==> flow/design.v <==
module spdu (in0, in1, in2, in3, d0, d1, d2, d3,
    	       out0, out1, out2, out3, clk, reset);
   output  	out0, out1, out2, out3;
   input  	in0, in1, in2, in3;
   input 	d0, d1, d2, d3; 
   input 	clk, reset;
   reg   	w0, w1, w2, w3;
   reg		out0, out1, out2, out3;
   always @ (d0 or d1 or d2 or d3 or in0 or in1 or in2 or in3)
	 begin
		w0  <= d0?in1:in0;  
		w1  <= d1?in3:in2;  
		w2  <= d2?in1:in0;  
		w3  <= d3?in3:in2;  
	 end  
   always @ (posedge clk)
	 begin
		if (reset)
		  begin
		    out0 <= 1'b0;
		    out1 <= 1'b0;
		    out2 <= 1'b0;
		    out3 <= 1'b0;
		  end
		else
		  begin
		    out0 <= w0;
		    out1 <= w1;
		    out2 <= w2;
		    out3 <= w3;
		  end
	 end  
endmodule
module demux (in0, in1, in2, in3, d0, d1, out);
   output  	out;
   input  	in0, in1, in2, in3;
   input 	d0, d1; 
   reg temp1, temp2, out;
   always@(in0 or in1 or in2 or in3 or d0 or d1)
     begin
       temp1 = d0?in1:in0;
       temp2 = d0?in3:in2;
       out =  d1?temp2:temp1;     
     end  
endmodule
module selector (pm0, pm1, pm2, pm3, d0, d1);
   output  	d0, d1;
   input [3:0] 	pm0, pm1, pm2, pm3;
   reg   	d0, d1;
   reg [1:0]	int0, int1;
   reg [3:0]	pm_int0, pm_int1;
   always @ (pm0 or pm1 or pm2 or pm3)
	 begin
		int0 = (pm0<=pm1)?2'd0:2'd1;  
		int1 = (pm2<=pm3)?2'd2:2'd3;  
		pm_int0 = (pm0<=pm1)?pm0:pm1;  
		pm_int1 = (pm2<=pm3)?pm2:pm3;  
		{d1,d0} = (pm_int0<=pm_int1)?int0:int1;  
	 end  
endmodule
module spd (d0, d1, d2, d3, pm0, pm1, pm2, pm3, out, clk, reset);
   output  	out;
   input 	d0, d1, d2, d3;
   input [3:0]	pm0, pm1, pm2, pm3; 
   input 	clk, reset;
   wire out;
   wire 	selectord0, selectord1;
   wire 	spdu0out0, spdu0out1, spdu0out2, spdu0out3;
   wire 	spdu1out0, spdu1out1, spdu1out2, spdu1out3;
   wire 	spdu2out0, spdu2out1, spdu2out2, spdu2out3;
   wire 	spdu3out0, spdu3out1, spdu3out2, spdu3out3;
   wire 	spdu4out0, spdu4out1, spdu4out2, spdu4out3;
   wire 	spdu5out0, spdu5out1, spdu5out2, spdu5out3;
   wire 	spdu6out0, spdu6out1, spdu6out2, spdu6out3;
   wire 	spdu7out0, spdu7out1, spdu7out2, spdu7out3;
   wire 	spdu8out0, spdu8out1, spdu8out2, spdu8out3;
   wire 	spdu9out0, spdu9out1, spdu9out2, spdu9out3;
   wire 	spdu10out0, spdu10out1, spdu10out2, spdu10out3;
   wire 	spdu11out0, spdu11out1, spdu11out2, spdu11out3;
   wire 	spdu12out0, spdu12out1, spdu12out2, spdu12out3;
   wire 	spdu13out0, spdu13out1, spdu13out2, spdu13out3;
   wire 	spdu14out0, spdu14out1, spdu14out2, spdu14out3;
   spdu spdu0(1'b0, 
   	      1'b0, 
   	      1'b1, 
   	      1'b1, d0, d1, d2, d3,
    	spdu0out0, 
    	spdu0out1, 
    	spdu0out2, 
    	spdu0out3, clk, reset);
   spdu spdu1(spdu0out0, 
   	      spdu0out1, 
   	      spdu0out2, 
   	      spdu0out3, d0, d1, d2, d3,
    	spdu1out0, 
    	spdu1out1, 
    	spdu1out2, 
    	spdu1out3, clk, reset);
   spdu spdu2(spdu1out0, 
   	      spdu1out1, 
   	      spdu1out2, 
   	      spdu1out3, d0, d1, d2, d3,
    	spdu2out0, 
    	spdu2out1, 
    	spdu2out2, 
    	spdu2out3, clk, reset);
   spdu spdu3(spdu2out0, 
   	      spdu2out1, 
   	      spdu2out2, 
   	      spdu2out3, d0, d1, d2, d3,
    	spdu3out0, 
    	spdu3out1, 
    	spdu3out2, 
    	spdu3out3, clk, reset);
   spdu spdu4(spdu3out0, 
   	      spdu3out1, 
   	      spdu3out2, 
   	      spdu3out3, d0, d1, d2, d3,
    	spdu4out0, 
    	spdu4out1, 
    	spdu4out2, 
    	spdu4out3, clk, reset);
   spdu spdu5(spdu4out0, 
   	      spdu4out1, 
   	      spdu4out2, 
   	      spdu4out3, d0, d1, d2, d3,
    	spdu5out0, 
    	spdu5out1, 
    	spdu5out2, 
    	spdu5out3, clk, reset);
   spdu spdu6(spdu5out0, 
   	      spdu5out1, 
   	      spdu5out2, 
   	      spdu5out3, d0, d1, d2, d3,
    	spdu6out0, 
    	spdu6out1, 
    	spdu6out2, 
    	spdu6out3, clk, reset);
   spdu spdu7(spdu6out0, 
   	      spdu6out1, 
   	      spdu6out2, 
   	      spdu6out3, d0, d1, d2, d3,
    	spdu7out0, 
    	spdu7out1, 
    	spdu7out2, 
    	spdu7out3, clk, reset);
   spdu spdu8(spdu7out0, 
   	      spdu7out1, 
   	      spdu7out2, 
   	      spdu7out3, d0, d1, d2, d3,
    	spdu8out0, 
    	spdu8out1, 
    	spdu8out2, 
    	spdu8out3, clk, reset);
   spdu spdu9(spdu8out0, 
   	      spdu8out1, 
   	      spdu8out2, 
   	      spdu8out3, d0, d1, d2, d3,
    	spdu9out0, 
    	spdu9out1, 
    	spdu9out2, 
    	spdu9out3, clk, reset);
   spdu spdu10(spdu9out0, 
   	       spdu9out1, 
   	       spdu9out2, 
   	       spdu9out3, d0, d1, d2, d3,
    	spdu10out0, 
    	spdu10out1, 
    	spdu10out2, 
    	spdu10out3, clk, reset);
   spdu spdu11(spdu10out0, 
   	       spdu10out1, 
   	       spdu10out2, 
   	       spdu10out3, d0, d1, d2, d3,
    	spdu11out0, 
    	spdu11out1, 
    	spdu11out2, 
    	spdu11out3, clk, reset);
   spdu spdu12(spdu11out0, 
   	       spdu11out1, 
   	       spdu11out2, 
   	       spdu11out3, d0, d1, d2, d3,
    	spdu12out0, 
    	spdu12out1, 
    	spdu12out2, 
    	spdu12out3, clk, reset);
   spdu spdu13(spdu12out0, 
   	       spdu12out1, 
   	       spdu12out2, 
   	       spdu12out3, d0, d1, d2, d3,
    	spdu13out0, 
    	spdu13out1, 
    	spdu13out2, 
    	spdu13out3, clk, reset);
   spdu spdu14(spdu13out0, 
   	       spdu13out1, 
   	       spdu13out2, 
   	       spdu13out3, d0, d1, d2, d3,
    	spdu14out0, 
    	spdu14out1, 
    	spdu14out2, 
    	spdu14out3, clk, reset);
   selector selector1 (pm0, pm1, pm2, pm3, selectord0, selectord1);
   demux demux1 (spdu14out0, spdu14out1, spdu14out2, spdu14out3,
	         selectord0, selectord1, out);
endmodule
## From RTL to reports: spd

What the tools print for spd, step after step.
Lines are those of the file above, counted from 1.
Operators: Yosys type, input widths -> output width; for muxes data width and select width s.
Cell names lack the library's common part.
A cell with n/a has no value.

| inputs | value |
|---|---|
| design top | spd |
| clock | clk |
| library | sky130hd |
| library corner | tt_025C_1v80 |

## Word level

Yosys after proc, flatten, opt, wreduce and memory -nomap, before mapping. Enables and synchronous resets that opt folds into registers are not counted as muxes. Memory bits, and registers merged into a memory's read port (data or address), are not among the register bits. Print and check cells are not counted. Equal cells are merged and count once.

| storage and ports | value |
|---|---|
| register bits after elaboration | 57 |
| input port bits | 22 |
| output and inout port bits | 1 |
| word-level cells | 129 |

| cells by class | value |
|---|---|
| $lt $le $gt $ge | 3 |
| multiplexer cells | 61 |
| bitwise operators | 4 |
| reductions and logical operators | 4 |

Operator list:

| operator | number |
|---|---|
| $mux 1 | 58 |
| $le 4x4->1 | 3 |
| $reduce_or 2->1 | 4 |
| $mux 4 | 2 |
| $not 1->1 | 4 |
| $mux 2 | 1 |

## Logic depth

Yosys ltp: most cells in a row. Word level: on the elaborated netlist, between registers, memories and ports. Mapped: between sequential cells and ports; inverters and the memories' decode and read muxes count.

| logic depth | value |
|---|---|
| depth in word-level cells | 6 |
| ABC_AREA | 0 |
| gate-level depth with buffers | 14 |
| gate-level depth less buffers | 13 |

## Mapped cells and area

Yosys stat after the flow's synthesis: flattened, memories mapped to cells. It holds for the ABC_AREA given above (unset counts as 0); a run with the other value may have another netlist.
Totals and module areas in this step are rounded.

| synthesis totals | value |
|---|---|
| mapped cells | 233 |
| mapped area | 2370 um^2 |
| sequential area | 1140 um^2 |
| flip-flop cells | 57 |
| buffer cells | 15 |

Cell types:

| cell | number |
|---|---|
| dfxtp_1 | 57 |
| mux2i_1 | 59 |
| nor2_1 | 54 |
| ha_1 | 12 |
| buf_2 | 8 |
| inv_1 | 10 |
| mux2_2 | 3 |
| and2_1 | 4 |
| clkbuf_1 | 6 |
| o21ai_0 | 4 |
| a21oi_4 | 1 |
| a21oi_1 | 3 |
| nor2b_4 | 1 |
| nand4_1 | 2 |
| nand2_1 | 3 |
| o21ai_2 | 1 |
| buf_4 | 1 |
| o21a_1 | 1 |

Other cell types: 3; their cells: 3.
By module: a second synthesis without flattening, with its own total; a netlist apart from the flattened one above.

| second synthesis, totals | value |
|---|---|
| cell total of the unflattened synthesis | 230 |
| area total of the unflattened synthesis | 2480 um^2 |

Rows give one instance, submodules left out.

Modules:

| module | instances | cells | area (um^2) | sequential area (um^2) |
|---|---|---|---|---|
| spdu | 15 | 12 | 135 | 80.1 |
| selector | 1 | 47 | 423 | 0.0 |
| demux | 1 | 1 | 22.5 | 0.0 |
| spd | 1 | 2 | 7.5 | 0.0 |

## Worst setup path after synthesis

Path of least setup slack by OpenSTA after synthesis, without wires, with an ideal clock, recovery checks aside; 20% of the period is set as input and as output delay. Where synthesis merged equal registers, the netlist keeps one of their names.

| timing path post-synthesis | value |
|---|---|
| kind | in2out |
| start point | input pm1[2] |
| end point | output out |
| period | 3.62 ns |
| external output delay | 0.724 ns |
| launch time at the first pin | 0.724 ns |
| arrival | 2.685 ns |
| path slack | 0.211 ns |
| delay of the path | 1.961 ns |
| stages | 11 |
| path buffers | 0 |
| synthesis period reached | 3.409 ns |

"delay of the path" = arrival - input delay + setup time.
A path that ends at an output port has no setup time.
"stages" counts driving pins, that of a launching flip-flop among them; a cell with two outputs on the path counts twice.
"synthesis period reached" is the clock period less the worst setup slack; recovery checks do not enter. This is arithmetic on one report: input and output delays are still those of the set period (20% each).
Between the ends stands the longest chain of elaborated cells between them, by number of cells; it is not shown to be the way that was timed. Of several equally long chains one is given.
Each line given opens the expression or statement behind the cell; cells for indexed reads and writes are added by Yosys, which also makes memories of some case tables.

| on the way, post-synthesis | value |
|---|---|
| cell sequence | inv_1 -> ha_1 -> nand4_1 -> o21ai_0 -> a21oi_4 -> mux2_2 -> ha_1 -> a21oi_1 -> o21ai_0 -> o21ai_0 -> mux2i_1 |
| cells in the longest elaborated chain | 6 |

RTL lines, path post-synthesis:

| what | line | text |
|---|---|---|
| start: declaration | 64 | `input [3:0] pm0, pm1, pm2, pm3;` |
| $le 4x4->1 | 56 | `pm_int0 = (pm0<=pm1)?pm0:pm1;` |
| $mux 4 | 56 |  |
| $le 4x4->1 | 58 | `{d1,d0} = (pm_int0<=pm_int1)?int0:int1;` |
| $mux 2 | 58 |  |
| $mux 1 | 41 | `temp1 = d0?in1:in0;` |
| $mux 1 | 43 | `out =  d1?temp2:temp1;` |
| end: declaration | 62 | `output out;` |

## Timing after layout

Path of least setup slack in the final report of run A (OpenROAD, finished layout, wires in). Where an end is a register, its clock arrival counts in the times.

| timing path post-layout | value |
|---|---|
| kind | in2out |
| start point | input pm1[3] |
| end point | output out |
| period | 5.38 ns |
| external output delay | 1.08 ns |
| launch time at the first pin | 1.08 ns |
| arrival | 3.75 ns |
| path slack | 0.56 ns |
| stages | 13 |
| path buffers | 2 |

Between the ends stands the longest chain of elaborated cells between them, by number of cells; it is not shown to be the way that was timed. Of several equally long chains one is given.

| on the way, post-layout | value |
|---|---|
| cell sequence | clkdlybuf4s50_1 -> inv_1 -> ha_1 -> nand4_1 -> o21ai_0 -> a21oi_4 -> mux2_2 -> ha_1 -> a21oi_1 -> o21ai_0 -> o21ai_0 -> mux2i_1 -> dlymetal6s2s_1 |
| cells in the longest elaborated chain | 6 |

RTL lines, path post-layout:

| what | line | text |
|---|---|---|
| start: declaration | 64 | `input [3:0] pm0, pm1, pm2, pm3;` |
| $le 4x4->1 | 56 | `pm_int0 = (pm0<=pm1)?pm0:pm1;` |
| $mux 4 | 56 |  |
| $le 4x4->1 | 58 | `{d1,d0} = (pm_int0<=pm_int1)?int0:int1;` |
| $mux 2 | 58 |  |
| $mux 1 | 41 | `temp1 = d0?in1:in0;` |
| $mux 1 | 43 | `out =  d1?temp2:temp1;` |
| end: declaration | 62 | `output out;` |

Add stored flow runs of spd

Record of 2 stored runs of the RTL-to-layout flow on spd, platform sky130hd. The runs are unordered. Constraints: input delay and output delay 20% of the set period each, output load 0.01 pF.
"achieved period": clock period set for the run, less the worst setup slack. It is reckoned from that one timing run; input and output delays stay at 20% of the period that was set.
By "total power after layout" is meant OpenSTA's value without simulated activity: inputs other than the clock are taken to toggle once in ten clock periods, and the tool carries that through the logic.
The results are shown rounded.
Among the settings, -- means not set for that run.

| item | run A | run B |
|---|---|---|
| period_ns | 5.38 | 3.82 |
| CAP_MARGIN | 20 | 20 |
| CORE_MARGIN | 2 | 2 |
| CORE_UTILIZATION | 40 | 25 |
| SLEW_MARGIN | 20 | 5 |
| PLACE_DENSITY_LB_ADDON | -- | 0.1 |
| CELL_PAD_IN_SITES_GLOBAL_PLACEMENT | -- | 1 |
| TNS_END_PERCENT | -- | 60 |
| ABC_AREA | -- | 0 |
| CTS_CLUSTER_SIZE | -- | 70 |
| worst slack on setup checks (ns) | 0.558 | 0.170 |
| achieved period (ns) | 4.822 | 3.650 |
| total negative setup slack (ns) | 0.000 | 0.000 |
| utilization (%) | 48.0 | 32.5 |
| die footprint (um^2) | 6570 | 10300 |
| total power after layout (mW) | 0.849 | 1.25 |
| synthesized cell area (um^2) | 2370 | 2370 |
